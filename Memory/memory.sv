==> flow/design.v <==
module memory #(
    parameter DWIDTH = 8,
    parameter AWIDTH = 5
) (
    input wire clk,
    input wire [AWIDTH-1:0] addr,
    inout wire [DWIDTH-1:0] data,
    input wire rd,
    input wire wr
);
localparam DEPTH = 1 << AWIDTH;   
reg [DWIDTH-1:0] mem [0:DEPTH-1];
reg [DWIDTH-1:0] data_out;
assign data = (rd && !wr) ? data_out : {DWIDTH{1'bz}};
always @(posedge clk) begin
    if (wr && !rd) begin
        mem[addr] <= data;
    end
end
always @(*) begin
    if (rd && !wr) begin
        data_out = mem[addr];
    end else begin
        data_out = {DWIDTH{1'bz}};
    end
end
endmodule
# ---- Reports on memory
# Tool output for the design above, in the order of the flow.
# Line numbers count from 1 in the design file above.
# Operators carry their Yosys type and port widths (W data, S select, Z words).
# Cell names lack the library's common part.
# The mark -- stands for no value.
dict set report inputs {
  top {memory}
  clock_port {clk}
  lib {sky130hd}
  pvt_corner {tt_025C_1v80}
}

# ---- Word level
# Source: Yosys, flattened and elaborated, memories not mapped. Widths are those after wreduce; folded enables and synchronous resets count as part of the registers. Registers that Yosys merges into a memory's read port (data or address) are not register bits. Print and check cells do not count. Equal cells are merged and count once.
# Yosys's memory passes give these memory sizes; they may raise the number of words (mostly to a power of two), join words into wider ones and drop unused or constant bits.
dict set report classes {
  n_mux 4
  n_reduce_logical 4
}
# operator count
set ops {}
lappend ops {{$mux W8} 2}
lappend ops {{$mux W5} 1}
lappend ops {{$logic_and A1 B1 Y1} 2}
lappend ops {{$logic_not A1 Y1} 2}
lappend ops {{$mux W1} 1}
dict set report bits {
  wordCells 9
  output_inout_bits 8
  ram_bits 256
  ff_bits 0
  in_bits 8
  mem_count 1
}
# name size width read_ports wr line
set mem_list {}
lappend mem_list {mem 32 8 1 1 12} ;# reg [DWIDTH-1:0] mem [0:DEPTH-1];

# ---- Longest topological paths
# Yosys ltp: most cells in a row. Word level: on the elaborated netlist, between registers, memories and ports. Mapped: between sequential cells and ports; inverters and the memories' decode and read muxes count.
dict set report depth {
  depth_word 4
  ABC_AREA 0
  depth_mapped 7
  mapped_depth_nobuf 4
}

# ---- Synthesis result
# Yosys stat after the flow's synthesis: flattened, memories mapped to cells. It holds for the ABC_AREA given above (unset counts as 0); a run with the other value may have another netlist.
dict set report synth_totals {
  n_buf 36
  stdcells 571
  seq_area_mm2 0.0076874
  ffs 256
  synth_area_mm2 0.0100571
}
# cell count area_total_um2
set by_type {}
lappend by_type {edfxtp_1 256 7.69E+03}
lappend by_type {mux2i_1 128 1.28E+03}
lappend by_type {o22ai_1 63 394.128}
lappend by_type {nor2_1 30 112.608}
lappend by_type {buf_2 22 110.106}
lappend by_type {nor4_1 16 100.096}
lappend by_type {nand4bb_1 5 56.304}
lappend by_type {clkbuf_1 12 45.043}
lappend by_type {nand4b_1 5 43.792}
lappend by_type {nand2_1 11 41.29}
lappend by_type {or4b_1 4 40.038}
lappend by_type {or3b_2 3 26.275}
lappend by_type {buf_6 2 22.522}
lappend by_type {nor3_1 4 20.019}
lappend by_type {nand3b_1 2 15.014}
lappend by_type {o22ai_2 1 12.512}
lappend by_type {or3_1 2 12.512}
lappend by_type {or4bb_1 1 11.261}
# Other cell types: 4; their cells: 4.

# ---- Timing after synthesis
# Path of least setup slack by OpenSTA after synthesis, without wires, with an ideal clock, recovery checks aside; 20% of the period is set as input and as output delay. Where synthesis merged equal registers, the netlist keeps one of their names.
dict set report synth_path {
  path_type {in2out}
  startpoint {input addr[1]}
  endpoint {output data[5]}
  input_delay_ps 492
  path_delay_ps 1532
  setup_slack_ps -56
  t_required_ps 1968
  arrival_time_ps 2024
  driving_pins 7
  period_ps 2460
  period_less_setup_slack_ps 2516
}
# "path_delay_ps" is the arrival time less input delay plus setup time.
# At an output port there is no setup time.
# "driving_pins" counts driving pins, that of a launching flip-flop among them; a cell with two outputs on the path counts twice.
# "period_less_setup_slack_ps" is the clock period less the worst setup slack; recovery checks do not enter. This is arithmetic on one report: input and output delays are still those of the set period (20% each).
# Between the ends stands the longest chain of elaborated cells between them, by number of cells; it is not shown to be the way that was timed. Of several equally long chains one is given.
# Each line given opens the expression or statement behind the cell; cells for indexed reads and writes are added by Yosys, which also makes memories of some case tables.
# The chain passes a memory read, where the word-level depth is cut; so it can be longer than that depth.
dict set report synth_between {
  cell_sequence {clkbuf_1 buf_2 buf_2 mux2i_1 o22ai_1 nor4_1 nand2_1}
  elab_chain_cells 2
}
# item line
set synth_rtl {}
lappend synth_rtl {{start, declared} 6} ;# input wire [AWIDTH-1:0] addr,
lappend synth_rtl {{$mem_v2 Z32 W8} 12} ;# reg [DWIDTH-1:0] mem [0:DEPTH-1];
lappend synth_rtl {{$mux W8} 14} ;# assign data = (rd && !wr) ? data_out : {DWIDTH{1'bz}};
lappend synth_rtl {{end, declared} 7} ;# inout wire [DWIDTH-1:0] data,

# ---- Worst path after layout
# From the final timing report of run 1: the path of least setup slack in the routed layout; clock arrival at registers is part of the times.
# The report prints the path's times to 10 ps; the period is as set.
dict set report layout_path {
  path_type {in2out}
  startpoint {input addr[0]}
  endpoint {output data[5]}
  setup_slack_ps 190
  driving_pins 5
  t_required_ps 3690
  input_delay_ps 920
  period_ps 4610
  arrival_time_ps 3500
}
# Between the ends stands the longest chain of elaborated cells between them, by number of cells; it is not shown to be the way that was timed. Of several equally long chains one is given.
# The chain passes a memory read, where the word-level depth is cut; so it can be longer than that depth.
dict set report layout_between {
  cell_sequence {clkdlybuf4s50_1 or4b_1 o22ai_1 nor4_1 nand2_1}
  elab_chain_cells 2
}
# item line
set layout_rtl {}
lappend layout_rtl {{start, declared} 6} ;# input wire [AWIDTH-1:0] addr,
lappend layout_rtl {{$mem_v2 Z32 W8} 12} ;# reg [DWIDTH-1:0] mem [0:DEPTH-1];
lappend layout_rtl {{$mux W8} 14} ;# assign data = (rd && !wr) ? data_out : {DWIDTH{1'bz}};
lappend layout_rtl {{end, declared} 7} ;# inout wire [DWIDTH-1:0] data,

# Top module memory; platform sky130hd; tools Yosys and OpenROAD; 2 stored runs in no particular order. Input and output delays are each 20% of the period that was set; the output load is 0.01 pF.
# By "period_reached_ps" is meant the clock period of the run minus its worst setup slack. This is arithmetic on one report: input and output delays are still those of the set period (20% each).
# "worst_path_allowed_less_slack_ps" = time allowed to the worst setup path (clock period - input delay - output delay, where it has them) - its slack; a late launch clock adds to it, a late capture clock takes from it.
# "fin_power_mw" rests on the timing tool's default activity at the inputs, not on a simulated workload.
# "worst_path_allowed_less_slack_ps" is known to 10 ps.
run="run 1" settings period_ns=4.61 CORE_UTILIZATION=52 PLACE_DENSITY_LB_ADDON=0.15 CORE_MARGIN=10 TNS_END_PERCENT=35 GPL_TIMING_DRIVEN=1 GPL_ROUTABILITY_DRIVEN=0 MIN_ROUTING_LAYER="met2" CAP_MARGIN=20 SLEW_MARGIN=20
run="run 1" results synth_area_mm2=0.0100571 design.die.area_mm2=0.0253033 finalCellArea_mm2=0.0114848 worst_setup_slack_ps=190 timing.hold.ws_ps=492 fin_power_mw=5.091 period_reached_ps=4420 worst_path_allowed_less_slack_ps=2580 path_kind="in2out"
run="run 2" settings period_ns=2.06 CORE_UTILIZATION=71 SETUP_SLACK_MARGIN=0.13 PLACE_DENSITY_LB_ADDON=0.06 CORE_MARGIN=2 CELL_PAD_IN_SITES_DETAIL_PLACEMENT=2 ABC_AREA=0 GPL_TIMING_DRIVEN=1 GPL_ROUTABILITY_DRIVEN=0 CTS_CLUSTER_DIAMETER=153 SLEW_MARGIN=25 CAP_MARGIN=20
run="run 2" outcome="stopped before the end: placement reported DPL-0033"
